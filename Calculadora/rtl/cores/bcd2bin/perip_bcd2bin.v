==> flow/design.v <==
module add_sub_c2 (in_A , in_B, Result);
  input [3:0] in_A;
  input [3:0] in_B;
  output reg [3:0] Result;
always @(*) begin
  Result = in_A + in_B;
end
endmodule
module bcd2bin(clk , rst , init , A , result , done);
  input         rst;
  input         clk;
  input         init;
  input  [19:0] A;
  output [15:0] result;
  output        done;
  wire w_sh;
  wire w_ld;
  wire w_sel;
  wire w_ld_msb;
  wire w_add;
  wire w_z;
  wire [4:0] w_LD;
  wire [4:0] w_MSB;
  wire [3:0] w_uni;
  wire [3:0] w_dec;
  wire [3:0] w_cen;
  wire [3:0] w_umi;
  wire [3:0] w_dmi;
  wire [19:0] w_ld_in;
  wire [19:0] w_MUX;
  assign w_MSB ={ w_ld_in[19], w_ld_in[15], w_ld_in[11], w_ld_in[7], w_ld_in[3] };
  rsr4 rsr40        ( .clk(clk), .rst_ld(w_ld), .shift(w_sh), .lda2(w_LD), .in_R1(A), .in_R2(w_ld_in), .out_R({w_dmi, w_umi, w_cen, w_dec, w_uni}), .out_R2(result) );
  mux mux0          ( .in1(4'b1101), .in2(4'b1011), .out(w_MUX[3:0]),   .sel(w_sel) );
  mux mux1          ( .in1(4'b1101), .in2(4'b1011), .out(w_MUX[7:4]),   .sel(w_sel) );
  mux mux2          ( .in1(4'b1101), .in2(4'b1011), .out(w_MUX[11:8]),  .sel(w_sel) );
  mux mux3          ( .in1(4'b1101), .in2(4'b1011), .out(w_MUX[15:12]), .sel(w_sel) );
  mux mux4          ( .in1(4'b1101), .in2(4'b1011), .out(w_MUX[19:16]), .sel(w_sel) );
  add_sub_c2 comp0  ( .in_A(w_uni), .in_B(w_MUX[3:0]),   .Result(w_ld_in[3:0])   );
  add_sub_c2 comp1  ( .in_A(w_dec), .in_B(w_MUX[7:4]),   .Result(w_ld_in[7:4])   );
  add_sub_c2 comp2  ( .in_A(w_cen), .in_B(w_MUX[11:8]),  .Result(w_ld_in[11:8])  );
  add_sub_c2 comp3  ( .in_A(w_umi), .in_B(w_MUX[15:12]),  .Result(w_ld_in[15:12]) );
  add_sub_c2 comp4  ( .in_A(w_dmi), .in_B(w_MUX[19:16]), .Result(w_ld_in[19:16]) );
  reg_msb    reg0   ( .clk(clk), .reset(w_ld), .in(w_MSB), .out(w_LD), .ld(w_ld_msb), .oe(w_add) );
  cnt_bin2bcd count0 ( .clk(clk), .ld(w_ld) , .dec(w_sh), .z(w_z));
  ctrl_b2b control0 ( .clk(clk), .rst(rst), .init(init), .done(done), .sh(w_sh), .ld(w_ld), .sel(w_sel), .ld_msb(w_ld_msb), .add(w_add), .z(w_z) );
endmodule
module cnt_bin2bcd (clk , ld, dec, z);
  input clk;
  input ld;
  input dec;
  output reg z;
  reg [4:0] cont=8;
always @(negedge clk) begin
  if (ld) 
    cont  <= 5'b10000;  
  else begin
    if (dec) 
      cont  <= cont-1;
    else
      cont  <= cont;
  end
  z = (cont==0) ? 1 : 0 ;
end
endmodule
module ctrl_b2b( clk , rst , init, done, sh, ld, sel, ld_msb, add, z );
 input       clk;
 input       rst;
 input       init;
 input       z;
 output reg sh;
 output reg ld;
 output reg sel;
 output reg ld_msb;
 output reg add;
 output reg done;
 parameter START     = 3'b000;
 parameter CHECK     = 3'b001;
 parameter SHIFT_DEC = 3'b010;
 parameter ADD       = 3'b011;
 parameter LOAD_A2   = 3'b100;
 parameter END1      = 3'b101;
 reg [2:0] state;
 reg [5:0] count;
always @(posedge clk) begin
  if (rst) begin
    state = START;
    count = 0;
  end else begin
  case(state)
    START:begin
      if(init)begin
       	count = 0;
        state = SHIFT_DEC;
    end
      else
        state = START;
    end
    SHIFT_DEC: begin
      state = CHECK;
    end
    CHECK: begin
      if(z)
        state = END1;
      else
        state = LOAD_A2;
    end
    LOAD_A2: begin
      state = ADD;
    end
    ADD: begin
      state = SHIFT_DEC;
    end
    END1: begin
      count = count + 1;
      state = (count>50) ? START : END1;
    end
    default: state = START;
   endcase
  end
end
always @(*) begin
  case(state)
    START: begin
      done   = 0;
      ld_msb = 0;
      sel    = 0;
      sh     = 0;
      ld     = 1;
      add    = 0;
    end
    SHIFT_DEC: begin
      done   = 0;
      ld_msb = 1;
      sel    = 1;
      sh     = 1;
      ld     = 0;
      add    = 0;
    end
    CHECK: begin
      done   = 0;
      ld_msb = 1;
      sel    = 1;
      sh     = 0;
      ld     = 0;
      add    = 0;
    end
    LOAD_A2: begin
      done   = 0;
      ld_msb = 0;
      sel    = 0;
      sh     = 0;
      ld     = 0;
      add    = 1;
    end
    ADD: begin
      done   = 0;
      ld_msb = 0;
      sel    = 0;
      sh     = 0;
      ld     = 0;
      add    = 0;
    end
    END1: begin
      done   = 1;
      ld_msb = 0;
      sel    = 0;
      sh     = 0;
      ld     = 0;
      add    = 0;
    end
    default: begin
      done   = 0;
      ld_msb = 0;
      sel    = 0;
      sh     = 0;
      ld     = 0;
      add    = 0;
    end
  endcase
end
endmodule
module mux (in1 , in2, out, sel);
  input [3:0]      in1;
  input [3:0]      in2;
  input            sel;
  output reg [3:0] out;
always @(*) begin
if(sel)    
  out = in2;
else
  out = in1;
end
endmodule
module peripheral_bcd2bin(clk , reset , d_in , cs , addr , rd , wr, d_out );
  input clk;
  input reset;
  input [19:0] d_in;
  input cs;
  input [4:0]  addr;  
  input rd;
  input wr;
  output reg [31:0]d_out;
reg [4:0] s; 	 
reg [19:0] A; 
reg init;
wire [15:0] result;	 
wire done;
always @(*) begin 
if (cs) begin
  case (addr)
    5'h04: s =  5'b00001;  
    5'h0C: s =  5'b00100;  
    5'h10: s =  5'b01000;  
    5'h14: s =  5'b10000;  
    default: s = 5'b00000;
  endcase
end
else 
  s = 5'b00000;
end 
always @(posedge clk) begin 
  if(reset) begin
    init = 0;
    A    = 0;
  end
  else begin
    if (cs && wr) begin
      A    = s[0] ? d_in[19:0]    : A;	 
      init = s[2] ? d_in[0] : init;
    end
  end
end 
always @(posedge clk) begin 
  if(reset)
    d_out = 0;
  else if (cs) begin
    case (s[4:0])
      5'b01000: d_out    =  {16'b0,result};
      5'b10000: d_out    =  {31'b0, done};
    endcase
  end
end 
bcd2bin bcd2bin0 (
  .rst(reset),
  .clk(clk),
  .init(init),
  .done(done),
  .result(result),
  .A(A)
);
endmodule
module reg_msb (clk , reset, in, out, ld, oe);
  input             clk;
  input             reset;
  input             ld;
  input             oe;
  input      [4:0]  in;
  output reg    [4:0]  out;
  reg [4:0] cont;
always @(*) begin
  if(oe)
    out = ~cont;
  else
    out = 0;
end
always @(negedge clk) begin
  if (reset) begin
    cont  <= 0;
  end
  else begin
    if ( ld )
      cont  <= in;
  end
end
endmodule
module rsr4 (clk, rst_ld, shift, lda2, in_R1, in_R2, out_R, out_R2);
   input         clk;
   input         rst_ld;
   input         shift;
   input  [4:0]  lda2;
   input  [19:0] in_R1;
   input  [19:0] in_R2;
   output [19:0] out_R;
   output [15:0] out_R2;
   reg [35:0]  data;
assign out_R  = data[35:16];
assign out_R2 = data[15:0];
always @(negedge clk)
  if(rst_ld) begin
    data[15:0]   <= 16'h0000;
    data[35:16]  <= in_R1;
  end
  else
   begin
    if(shift)
      data[35:0] <= {1'b0, data[35:1]} ;
    else begin
      if(lda2[4]==1)
        data[35:32] <= in_R2[19:16];
      if(lda2[3]==1)
        data[31:28] <= in_R2[15:12];
      if(lda2[2]==1)
        data[27:24] <= in_R2[11:8];
      if(lda2[1]==1)
        data[23:20] <= in_R2[7:4];
      if(lda2[0]==1)
        data[19:16] <= in_R2[3:0];
    end 
   end
endmodule
Reports on peripheral_bcd2bin --
The steps from the RTL of peripheral_bcd2bin to its reports follow in flow order. Lines are those of the file above, counted from 1. Library cell names are shortened. The mark - stands for no value.
Inputs: top peripheral_bcd2bin, clock port clk, library sky130hd, timing corner tt_025C_1v80

After elaboration --
Yosys after proc, flatten, opt, wreduce and memory -nomap, before mapping. Memory bits, and registers merged into a memory's read port (data or address), are not among the register bits. Print and check cells are not counted. Equal cells are merged and count once.
Word-level totals: output and inout bits 32, bits of input ports 30, elaborated cells 82, register bits after elaboration 109
Cells by class: eq/ne operators 12, reductions and logical operators 15, mux-type cells 32, order comparisons 1, add/subtract/negate cells 7, bitwise gates (word level) 1
Operator list (number):
- case mux 32 bit (select 2 bit) | 1
- 2-to-1 mux 4 bit | 15
- adder 4 bit | 5
- case mux 5 bit (select 4 bit) | 1
- case mux 3 bit (select 6 bit) | 1
- nonzero test 3 bit | 5
- == test 5 bit (second input constant) | 3
- case mux 6 bit (select 2 bit) | 1
- == test 5 x 4 -> 1 bit (second input constant) | 2
- 2-to-1 mux 5 bit | 2
- AND reduction 2 bit | 4
- 2-to-1 mux 1 bit | 7
- == test 3 x 2 -> 1 bit (second input constant) | 2
- == test 3 bit (second input constant) | 2
- adder 6 x 1 -> 6 bit (second input constant) | 1
- > comparator 6 bit (second input constant) | 1
- 2-to-1 mux 6 bit | 1
- 2-to-1 mux 3 bit | 2
- subtractor 5 x 1 -> 5 bit (second input constant) | 1
- == test 5 x 3 -> 1 bit (second input constant) | 1
- inverter 5 bit | 1
- zero test 5 bit | 1
- nonzero test 2 bit | 2
- == test 3 x 1 -> 1 bit (second input constant) | 1
- zero test 3 bit | 1
- != test 2 bit (second input constant) | 1
- OR reduction 2 bit | 1
- 2-to-1 mux 2 bit | 1
- logical AND 1 bit | 1

Longest topological paths --
Yosys ltp: most cells in a row. Word level: on the elaborated netlist, between registers, memories and ports. Mapped: between sequential cells and ports; inverters and the memories' decode and read muxes count.
Logic depth: depth after elaboration 8, ABC_AREA 0, mapped depth 8, mapped depth without buffers 7

After synthesis --
The flow's flattened synthesis, as Yosys stat reports it; memories are mapped. The netlist is that of the ABC_AREA named above (0 if unset); the other value can give another one.
Mapped netlist: cells in the netlist 490, area of sequential cells 2122.0 µm², flip-flops 96, synthesis area 4530.6 µm², buffers 47
Cell types:
- dfxtp_1 | number 76, total area 1.52E+03 µm²
- edfxtp_1 | number 20, total area 600.576 µm²
- nand2_1 | number 79, total area 296.534 µm²
- a21oi_1 | number 54, total area 270.259 µm²
- mux2i_1 | number 24, total area 240.23 µm²
- ha_1 | number 14, total area 175.168 µm²
- nor2_1 | number 41, total area 153.898 µm²
- buf_4 | number 20, total area 150.144 µm²
- xnor2_1 | number 17, total area 148.893 µm²
- o21ai_0 | number 26, total area 130.125 µm²
- nand3b_1 | number 15, total area 112.608 µm²
- fa_1 | number 5, total area 100.096 µm²
- mux2_2 | number 5, total area 56.304 µm²
- a211oi_1 | number 7, total area 52.55 µm²
- a21o_1 | number 7, total area 52.55 µm²
- buf_2 | number 10, total area 50.048 µm²
- clkbuf_1 | number 13, total area 48.797 µm²
- nand3_1 | number 7, total area 35.034 µm²
Not listed: further types 26, cells in them 50. By module: a second synthesis without flattening, with its own total; a netlist apart from the flattened one above.
Unflattened totals: cell total of the unflattened synthesis 524, area (unflattened synthesis) 5272.6 µm²
Each row is one instance without its submodules.
By module:
- peripheral_bcd2bin | cells 188, sequential area 740.7 µm², times used 1, area 1741.7 µm²
- rsr4 | cells 144, sequential area 920.9 µm², times used 1, area 1642.8 µm²
- ctrl_b2b | cells 76, sequential area 240.2 µm², times used 1, area 650.6 µm²
- add_sub_c2 | cells 9, sequential area 0.0 µm², times used 5, area 100.1 µm²
- cnt_bin2bcd | cells 27, sequential area 120.1 µm², times used 1, area 289.0 µm²
- mux | cells 4, sequential area 0.0 µm², times used 5, area 45.0 µm²
- reg_msb | cells 22, sequential area 100.1 µm², times used 1, area 215.2 µm²
- bcd2bin | cells 2, sequential area 0.0 µm², times used 1, area 7.5 µm²

Add stored flow runs of peripheral_bcd2bin

Record of 2 stored runs of the RTL-to-layout flow on peripheral_bcd2bin, platform sky130hd. The runs are unordered. Constraints: input delay and output delay 20% of the set period each, output load 0.01 pF.

[flow run A] flow files
==> flow/run.sh <==
#!/bin/bash
# the make line also repeats the synthesis and layout settings of config.mk as NAME=value (left out here)
make -C /OpenROAD-flow-scripts/flow DESIGN_CONFIG=/design/flow/config.mk WORK_HOME=/design/flow/orfs CLKGATE_MAP_FILE= finish
==> flow/config.mk <==
export PLATFORM = sky130hd
export DESIGN_NAME = peripheral_bcd2bin
export DESIGN_NICKNAME = peripheral_bcd2bin
export VERILOG_FILES = /design/flow/design.v
export SDC_FILE = /design/flow/constraint.sdc
export NUM_CORES = 4
export LEC_CHECK = 0
export ABC_AREA = 0
export CAP_MARGIN = 20
export CELL_PAD_IN_SITES_DETAIL_PLACEMENT = 2
export CELL_PAD_IN_SITES_GLOBAL_PLACEMENT = 1
export CORE_MARGIN = 2
export CORE_UTILIZATION = 34
export GPL_ROUTABILITY_DRIVEN = 1
export MAX_ROUTING_LAYER = met4
export PLACE_DENSITY_LB_ADDON = 0.2
export SLEW_MARGIN = 20
==> flow/constraint.sdc <==
create_clock -name core_clock -period 5.26 [get_ports {clk}]
set_input_delay 1.0520 -clock core_clock [delete_from_list [all_inputs] [get_ports {clk}]]
set_output_delay 1.0520 -clock core_clock [all_outputs]
set_load 0.01 [all_outputs]

[flow run A] result: Yosys chip area after synthesis 4,530.6 µm²; utilization in the final report 0.415; setup slack of the critical path 404 ps; overall die area 14,264.7 µm²

[flow run B] flow files
==> flow/run.sh <==
#!/bin/bash
# the make line also repeats the synthesis and layout settings of config.mk as NAME=value (left out here)
make -C /OpenROAD-flow-scripts/flow DESIGN_CONFIG=/design/flow/config.mk WORK_HOME=/design/flow/orfs CLKGATE_MAP_FILE= finish
==> flow/config.mk <==
export PLATFORM = sky130hd
export DESIGN_NAME = peripheral_bcd2bin
export DESIGN_NICKNAME = peripheral_bcd2bin
export VERILOG_FILES = /design/flow/design.v
export SDC_FILE = /design/flow/constraint.sdc
export NUM_CORES = 4
export LEC_CHECK = 0
export CAP_MARGIN = 20
export CORE_MARGIN = 2
export CORE_UTILIZATION = 72
export GPL_TIMING_DRIVEN = 1
export SETUP_SLACK_MARGIN = 0.68
export SLEW_MARGIN = 20
export TNS_END_PERCENT = 70
==> flow/constraint.sdc <==
create_clock -name core_clock -period 5.57 [get_ports {clk}]
set_input_delay 1.1140 -clock core_clock [delete_from_list [all_inputs] [get_ports {clk}]]
set_output_delay 1.1140 -clock core_clock [all_outputs]
set_load 0.01 [all_outputs]

[flow run B] result: utilization in the final report 0.884; Yosys chip area after synthesis 4,530.6 µm²; setup slack of the critical path 733 ps; overall die area 6,943.1 µm²
