==> flow/design.v <==
module COMPARADOR_DIVISOR(
    input  [4:0] COUNT, 
    output reg Z      
);
 always @(*) begin
        if (COUNT == 5'd0)
            Z = 1'b1;     
        else
            Z = 1'b0;     
    end
endmodule
module CONTADOR_DIVISOR(
    input CLK,
    input INIT,      
    input DEC,       
    output reg [4:0] COUNT
);
    always @(posedge CLK) begin
        if (INIT)
            COUNT <= 5'd17;               
        else if (DEC && COUNT != 0)       
            COUNT <= COUNT - 1;          
    end
endmodule
module CONTROL_DIVISOR(
    input CLK,
    input START,
    input MSB,
    input Z,
    output reg DONE,
    output reg LDA,
    output reg INIT,
    output reg DV0,
    output reg SH,
    output reg DEC
);
    parameter S_START     = 3'b000;
    parameter S_CHECK     = 3'b001;
    parameter S_SHIFT_DEC = 3'b010;
    parameter S_ADD       = 3'b011;
    parameter S_END1      = 3'b100;
    reg [2:0] NEXT_STATE;
    reg [5:0] count;
always @(posedge CLK) begin
    case (NEXT_STATE)
        S_START: begin
            if (START) NEXT_STATE = S_SHIFT_DEC;
            else       NEXT_STATE = S_START;
          count = 0;
        end
            S_SHIFT_DEC: begin
                NEXT_STATE = S_CHECK;
            end
            S_CHECK: begin
                if (Z)         NEXT_STATE = S_END1;
                else if (MSB && !Z)      NEXT_STATE = S_SHIFT_DEC;
                else if (!MSB)      NEXT_STATE = S_ADD;
                else                NEXT_STATE = S_CHECK;
            end
            S_ADD: begin
                if (!Z) NEXT_STATE = S_SHIFT_DEC;
                else    NEXT_STATE = S_END1;
            end
            S_END1: begin
                count = count + 1;
                if (count > 20)
                NEXT_STATE = S_START;
                else
                NEXT_STATE = S_END1; 
            end
            default: NEXT_STATE = S_START;
        endcase
    end
    always @(*) begin
        case (NEXT_STATE)
            S_START: begin
                DONE = 0;
                LDA  = 0;
                INIT = 1;
                DV0  = 0;
                SH   = 0;
                DEC  = 0;
            end
            S_SHIFT_DEC: begin
                DONE = 0;
                LDA  = 0;
                INIT = 0;
                DV0  = 0;
                SH   = 1;
                DEC  = 1;
            end
            S_CHECK: begin
                DONE = 0;
                LDA  = 0;
                INIT = 0;
                DV0  = 0;
                SH   = 0;
                DEC  = 0;
            end
            S_ADD: begin
                DONE = 0;
                LDA  = 1;  
                INIT = 0;
                DV0  = 1;
                SH   = 0;
                DEC  = 0;
            end
            S_END1: begin
                DONE = 1;
                LDA  = 0;
                INIT = 0;
                DV0  = 0;
                SH   = 0;
                DEC  = 0;
            end
            default: begin
                DONE = 0;
                LDA  = 0;
                INIT = 0;
                DV0  = 0;
                SH   = 0;
                DEC  = 0;
            end
        endcase
    end
endmodule
module DIVISOR(
    input CLK,
    input START,
    input [15:0] DV,    
    input [15:0] DR,    
    output DONE,
    output [15:0] R     
);
    wire W_SH;
    wire W_INIT;
    wire W_LDA;
    wire W_DV0;
    wire W_DEC;
    wire W_MSB;
    wire W_Z;
    wire [15:0] W_RES;
    wire [15:0] W_A;
    wire [15:0] W_DV;     
    wire [4:0]  W_COUNT;
    SHIFT_DEC_DIVISOR SHIFT_DEC_DIVISOR0 (
        .CLK(CLK),
        .DV0(W_DV0),
        .INIT(W_INIT),
        .SH(W_SH),
        .DV_IN(DV),     
        .LDA(W_LDA),
        .RES(W_RES),
        .DV(W_DV),      
        .R(R),
        .A(W_A),
        .MSB(W_MSB),
        .Z(W_Z)
    );
    SUMADOR_DIVISOR SUMADOR_DIVISOR0 (
        .A(W_A),
        .DR(DR),
        .RES(W_RES),
        .MSB(W_MSB)
    );
    CONTADOR_DIVISOR CONTADOR_DIVISOR0 (
        .CLK(CLK),
        .INIT(W_INIT),
        .DEC(W_DEC),
        .COUNT(W_COUNT)
    );
    COMPARADOR_DIVISOR COMPARADOR_DIVISOR0 (
        .COUNT(W_COUNT),
        .Z(W_Z)
    );
    CONTROL_DIVISOR CONTROL_DIVISOR0 (
        .CLK(CLK),
        .START(START),
        .MSB(W_MSB),
        .Z(W_Z),
        .SH(W_SH),
        .INIT(W_INIT),
        .LDA(W_LDA),
        .DV0(W_DV0),
        .DEC(W_DEC),
        .DONE(DONE)
    );
endmodule
module Periferico_DIVISOR (
  input CLK,
  input reset,
  input [15:0] d_in,    
  input cs,             
  input [4:0] addr,     
  input rd,             
  input wr,             
  output reg [15:0] d_out  
);
  reg [15:0] DV;      
  reg [15:0] DR;      
  reg START;          
  reg [4:0] s;        
  wire DONE;
  wire [15:0] R;
  always @(*) begin
    if (cs) begin
      case (addr)
        5'h04: s = 5'b00001;  
        5'h08: s = 5'b00010;  
        5'h0C: s = 5'b00100;  
        5'h10: s = 5'b01000;  
        5'h14: s = 5'b10000;  
        default: s = 5'b00000;
      endcase
    end else 
      s = 5'b00000;
  end
always @(posedge CLK) begin
    if (reset) begin
      START = 0;
      DV    = 0;
      DR    = 0;
   end 
  else begin
    if (cs && wr) begin
      DV    <= s[0] ? d_in    : DV;
      DR    <= s[1] ? d_in    : DR;
      START <= s[2] ? d_in[0] : START;
    end
  end
end
  always @(posedge CLK) begin
    if (reset)
      d_out <= 0;
    else if (cs && rd) begin
      case (s[4:0])
        5'b01000: d_out = R;                
        5'b10000: d_out = {15'b0, DONE};  
      endcase
    end
  end
  DIVISOR u_DIVISOR (
    .CLK(CLK),
    .START(START),
    .DV(DV),
    .DR(DR),
    .DONE(DONE),
    .R(R)
  );
endmodule
module SHIFT_DEC_DIVISOR (
    input CLK,
    input DV0,       
    input INIT,     
    input SH,        
    input [15:0] DV_IN,     
    input LDA,       
    input [15:0] RES,       
    input MSB,
    input Z,
    output reg [15:0] DV,        
    output reg [15:0] R,        
    output reg [15:0] A   
);
    always @(posedge CLK) begin
        if (INIT) begin
            A  <= 16'd0;       
            DV <= DV_IN;       
            R  <= 16'd0;       
        end
        else if (SH) begin
            {A, DV} <= {A, DV} << 1;
        end
        else if (!SH && MSB==1 && !Z) begin
            R <= {R[14:0], DV0};
        end
        else if (LDA) begin
            A <= RES;
            R <= {R[14:0], DV0};
        end
    end
endmodule
module SUMADOR_DIVISOR (
    input [15:0] A,    
    input [15:0] DR,  
    output [15:0] RES, 
    output MSB  
);
 wire [15:0] SUB;
    assign RES = A - DR;
    assign MSB = RES[15];
endmodule
# Tool chain data of Periferico_DIVISOR
# The steps from the RTL of Periferico_DIVISOR to its reports follow in flow order.
# Lines are those of the file above, counted from 1.
# Operators carry their Yosys type and port widths (W data, S select, Z words).
# Library cell names are shortened.
# Not given: -
[design]
design = "Periferico_DIVISOR"
clock_port = "CLK"
cell_library = "sky130hd"
pvt_corner = "tt_025C_1v80"

# Elaborated design
# Counts by Yosys on the flattened word-level netlist (proc, flatten, opt, wreduce; memories kept). Register bits leave out memories and registers merged into their read ports (data or address). Print and check cells are left out. Cells with the same type and inputs are merged into one.
[word_totals]
out_inout_bits = 16
register_bits = 111
elab_cells = 72
clocked_rd_ports_x_width = 0
n_memories = 0
mem_bits_ro = 0
ram_bits = 0
latch_bits = 0
in_bits = 26
[classes]
n_logic = 1
mul = 0
n_addsub = 3
shift = 0
compare = 1
div_mod_pow = 0
n_eq = 12
n_reduce_logical = 22
mux = 23
[op_table]
columns = ["cell", "n"]
rows = [
  ["$mux W16", 7],
  ["$pmux W16 S2", 1],
  ["$pmux W5 S5", 1],
  ["$sub A16 B16 Y16", 1],
  ["$eq A5 B4 Y1 const B", 3],
  ["$eq A5 B5 Y1 const B", 3],
  ["$pmux W3 S5", 1],
  ["$reduce_and A2 Y1", 6],
  ["$pmux W6 S2", 1],
  ["$reduce_bool A2 Y1", 5],
  ["$mux W3", 3],
  ["$logic_and A1 B1 Y1", 6],
  ["$eq A3 B2 Y1 const B", 2],
  ["$add A6 B1 Y6 const B", 1],
  ["$gt A6 B5 Y1 const B", 1],
  ["$mux W2", 3],
  ["$sub A5 B1 Y5 const B", 1],
  ["$eq A5 B3 Y1 const B", 1],
  ["$logic_not A5 Y1", 1],
  ["$reduce_bool A5 Y1", 1],
  ["$mux W5", 1],
  ["$mux W1", 5],
  ["$eq A3 B1 Y1 const B", 1],
  ["$eq A3 B3 Y1 const B", 1],
  ["$logic_not A3 Y1", 1],
  ["$logic_not A1 Y1", 2],
  ["$ne A2 B2 Y1 const B", 1],
  ["$not A1 Y1", 1],
]

# Depth
# Yosys ltp: most cells in a row. Word level: on the elaborated netlist, between registers, memories and ports. Mapped: between sequential cells and ports; inverters and the memories' decode and read muxes count.
[depth]
depth_word = 7
abc_area = 0
ltp_mapped = 12
ltp_nobuf = 10

# After synthesis
# The flow's flattened synthesis, as Yosys stat reports it; memories are mapped. The netlist is that of the ABC_AREA named above (0 if unset); the other value can give another one.
# Totals and module areas in this step are rounded.
[synth_totals]
area_um2 = 5260
ff_cells = 111
seqArea_um2 = 2440
n_buf = 29
mapped_cells = 570
[types]
columns = ["cell", "n", "area_total_um2"]
rows = [
  ["dfxtp_1", 89, 1.78E+03],
  ["mux2i_1", 70, 700.672],
  ["edfxtp_1", 22, 660.634],
  ["nand2_1", 99, 371.606],
  ["nor2_1", 78, 292.781],
  ["ha_1", 18, 225.216],
  ["a22oi_1", 15, 112.608],
  ["a21oi_1", 21, 105.101],
  ["xnor2_1", 11, 96.342],
  ["clkbuf_1", 25, 93.84],
  ["inv_1", 21, 78.826],
  ["o21ai_0", 12, 60.058],
  ["xor2_1", 6, 52.55],
  ["nand2b_1", 8, 50.048],
  ["a21o_1", 6, 45.043],
  ["nand3_1", 8, 40.038],
  ["a211oi_1", 5, 37.536],
  ["nand3b_1", 4, 30.029],
]
# Not listed: further types 33, cells in them 52.
# The figures by module come from a second, unflattened synthesis with its own total; it is not the netlist above.
[unflattened]
hier_cells = 594
hier_area_um2 = 5930
# Each row is one instance without its submodules.
[by_module]
columns = ["mod", "instances", "n_cells", "mod_seq_area_um2", "mod_area_um2"]
rows = [
  ["SHIFT_DEC_DIVISOR", 1, 177, 1120, 2250],
  ["Periferico_DIVISOR", 1, 208, 981, 2060],
  ["SUMADOR_DIVISOR", 1, 131, 0.0, 860],
  ["CONTROL_DIVISOR", 1, 47, 240, 497],
  ["CONTADOR_DIVISOR", 1, 29, 100, 260],
  ["COMPARADOR_DIVISOR", 1, 2, 0.0, 11.3],
  ["DIVISOR", 1, 0, 0.0, 0.0],
]

# Worst setup path after synthesis
# Path of least setup slack by OpenSTA after synthesis, without wires, with an ideal clock, recovery checks aside; 20% of the period is set as input and as output delay. Where synthesis merged equal registers, the netlist keeps one of their names.
[synth_timing]
path_type = "register to register"
startpoint = "reg DR[4]"
endpoint = "reg u_DIVISOR.SHIFT_DEC_DIVISOR0.R[6]"
t_required_ps = 3438
path_stages = 12
slack_ps = 738
tclk_ps = 3510
t_arrival_ps = 2701
delay_ps = 2773
setup_time_ps = 72
path_buffers = 2
launch_ps = 0
period_less_setup_slack_ps = 2772
# "delay_ps" = arrival - input delay + setup time.
# "path_stages" counts driving pins, that of a launching flip-flop among them; a cell with two outputs on the path counts twice.
# "period_less_setup_slack_ps" = period - worst setup slack (recovery checks aside). The figure is calculated, with input and output delays left at 20% of the set period.
# The rows between start and end are the longest chain of elaborated cells between them; the timing report does not say that the signal goes this way. Where chains are equally long, one stands for them.
# A line is the first line of the expression or statement that the cell stems from. Yosys adds cells for indexed reads and writes and turns some case tables into memories.
# At most two assigning lines are given for a register; there are more.
[synth_via]
cell_sequence = "dfxtp_1 -> inv_1 -> ha_1 -> a21o_1 -> a211o_1 -> o2111a_1 -> a211oi_2 -> mux2i_1 -> nand2b_1 -> buf_2 -> buf_6 -> mux2i_1"
elab_chain_len = 5
cells_between = 6
lines_between = 2
classes_between = "1 x add/sub; 1 x mux; 4 x reduce/logical"
[synth_lines]
columns = ["element", "line_no", "rtl"]
rows = [
  ["start: declaration", 200, "reg [15:0] DR;"],
  ["start: assignment", 222, "DR    = 0;"],
  ["start: assignment", 227, "DR    <= s[1] ? d_in    : DR;"],
  ["$sub A16 B16 Y16", 290, "assign RES = A - DR;"],
  ["$logic_and A1 B1 Y1 x2", 274, "else if (!SH && MSB==1 && !Z) begin"],
  ["$reduce_bool A2 Y1", "-", ""],
  ["$reduce_and A2 Y1", "-", ""],
  ["end: assignment", 275, "R <= {R[14:0], DV0};"],
  ["end: assignment", 279, "R <= {R[14:0], DV0};"],
  ["end: declaration", 262, "output reg [15:0] R,"],
]

# Timing after layout
# Path of least setup slack in the final report of record 1 (OpenROAD, finished layout, wires in). Where an end is a register, its clock arrival counts in the times.
# The report prints the path's times to 10 ps; the period is as set.
[layout_timing]
path_type = "register to register"
startpoint = "reg DR[4]"
endpoint = "reg u_DIVISOR.SHIFT_DEC_DIVISOR0.R[2]"
slack_ps = 960
setup_time_ps = 70
path_stages = 11
t_arrival_ps = 3020
launch_ps = 350
tclk_ps = 3690
path_buffers = 1
t_required_ps = 3980
# The rows between start and end are the longest chain of elaborated cells between them; the timing report does not say that the signal goes this way. Where chains are equally long, one stands for them.
# At most two assigning lines are given for a register; there are more.
[layout_via]
cell_sequence = "dfxtp_1 -> inv_1 -> ha_1 -> a21o_1 -> a211o_1 -> o2111a_1 -> a211oi_4 -> mux2i_2 -> nand2b_1 -> buf_12 -> mux2i_1"
elab_chain_len = 5
cells_between = 6
lines_between = 2
classes_between = "1 x add/sub; 1 x mux; 4 x reduce/logical"
[layout_lines]
columns = ["element", "line_no", "rtl"]
rows = [
  ["start: declaration", 200, "reg [15:0] DR;"],
  ["start: assignment", 222, "DR    = 0;"],
  ["start: assignment", 227, "DR    <= s[1] ? d_in    : DR;"],
  ["$sub A16 B16 Y16", 290, "assign RES = A - DR;"],
  ["$logic_and A1 B1 Y1 x2", 274, "else if (!SH && MSB==1 && !Z) begin"],
  ["$reduce_bool A2 Y1", "-", ""],
  ["$reduce_and A2 Y1", "-", ""],
  ["end: assignment", 275, "R <= {R[14:0], DV0};"],
  ["end: assignment", 279, "R <= {R[14:0], DV0};"],
  ["end: declaration", 262, "output reg [15:0] R,"],
]

Subject: Periferico_DIVISOR on sky130hd, stored results

Hello all,

Record of 2 stored runs of the RTL-to-layout flow on Periferico_DIVISOR, platform sky130hd. The runs are unordered. Constraints: input delay and output delay 20% of the set period each, output load 0.01 pF.
"timing.achieved_period_ps" means the clock period less the worst setup slack. The figure is calculated, with input and output delays left at 20% of the set period.
"worst_setup_path_time_ps" means the part of the period allowed to the worst setup path (the constraints hold back 20% at inputs and 20% at outputs) less its slack; where the path has registers, the arrival times of their clocks count too.
"total_power_uw" rests on the timing tool's default activity at the inputs, not on a simulated workload.
"worst_setup_path_time_ps" is given in steps of 10 ps.
Values from the reports are rounded here.

# record 1
==> flow/run.sh <==
#!/bin/bash
# the make line also repeats the synthesis and layout settings of config.mk as NAME=value (left out here)
make -C /OpenROAD-flow-scripts/flow DESIGN_CONFIG=/design/flow/config.mk WORK_HOME=/design/flow/orfs CLKGATE_MAP_FILE= finish
==> flow/config.mk <==
export PLATFORM = sky130hd
export DESIGN_NAME = Periferico_DIVISOR
export DESIGN_NICKNAME = Periferico_DIVISOR
export VERILOG_FILES = /design/flow/design.v
export SDC_FILE = /design/flow/constraint.sdc
export NUM_CORES = 4
export LEC_CHECK = 0
export CAP_MARGIN = 20
export CORE_ASPECT_RATIO = 0.55
export CORE_MARGIN = 2
export CORE_UTILIZATION = 22
export CTS_CLUSTER_DIAMETER = 198
export PLACE_DENSITY_LB_ADDON = 0.05
export SETUP_SLACK_MARGIN = 0.78
export SLEW_MARGIN = 20
==> flow/constraint.sdc <==
create_clock -name core_clock -period 3.69 [get_ports {CLK}]
set_input_delay 0.7380 -clock core_clock [delete_from_list [all_inputs] [get_ports {CLK}]]
set_output_delay 0.7380 -clock core_clock [all_outputs]
set_load 0.01 [all_outputs]

==> record 1: results <==
total_power_uw=5200
final_setup_ws_ps=962
die_footprint_um2=25200
worst_setup_path_time_ps=2730
critical_path_kind="register to register"
finish.utilization_frac=0.275
final_hold_ws_ps=462
yosys_chip_area_um2=5260
finish.stdcell_area_um2=6370
timing.achieved_period_ps=2728
setup_tns_ps=0

# record 2
==> flow/run.sh <==
#!/bin/bash
# the make line also repeats the synthesis and layout settings of config.mk as NAME=value (left out here)
make -C /OpenROAD-flow-scripts/flow DESIGN_CONFIG=/design/flow/config.mk WORK_HOME=/design/flow/orfs CLKGATE_MAP_FILE= finish
==> flow/config.mk <==
export PLATFORM = sky130hd
export DESIGN_NAME = Periferico_DIVISOR
export DESIGN_NICKNAME = Periferico_DIVISOR
export VERILOG_FILES = /design/flow/design.v
export SDC_FILE = /design/flow/constraint.sdc
export NUM_CORES = 4
export LEC_CHECK = 0
export ABC_AREA = 1
export CAP_MARGIN = 20
export CELL_PAD_IN_SITES_DETAIL_PLACEMENT = 2
export CELL_PAD_IN_SITES_GLOBAL_PLACEMENT = 2
export CORE_MARGIN = 7
export CORE_UTILIZATION = 16
export CTS_CLUSTER_SIZE = 35
export GPL_ROUTABILITY_DRIVEN = 0
export MIN_ROUTING_LAYER = met1
export PLACE_DENSITY = 0.76
export SETUP_SLACK_MARGIN = 0.45
export SLEW_MARGIN = 20
==> flow/constraint.sdc <==
create_clock -name core_clock -period 4.69 [get_ports {CLK}]
set_input_delay 0.9380 -clock core_clock [delete_from_list [all_inputs] [get_ports {CLK}]]
set_output_delay 0.9380 -clock core_clock [all_outputs]
set_load 0.01 [all_outputs]

==> record 2: results <==
total_power_uw=4400
final_setup_ws_ps=1830
die_footprint_um2=40700
worst_setup_path_time_ps=1930
critical_path_kind="input to register"
finish.utilization_frac=0.195
final_hold_ws_ps=467
yosys_chip_area_um2=5640
finish.stdcell_area_um2=6740
timing.achieved_period_ps=2865
setup_tns_ps=0

Thanks
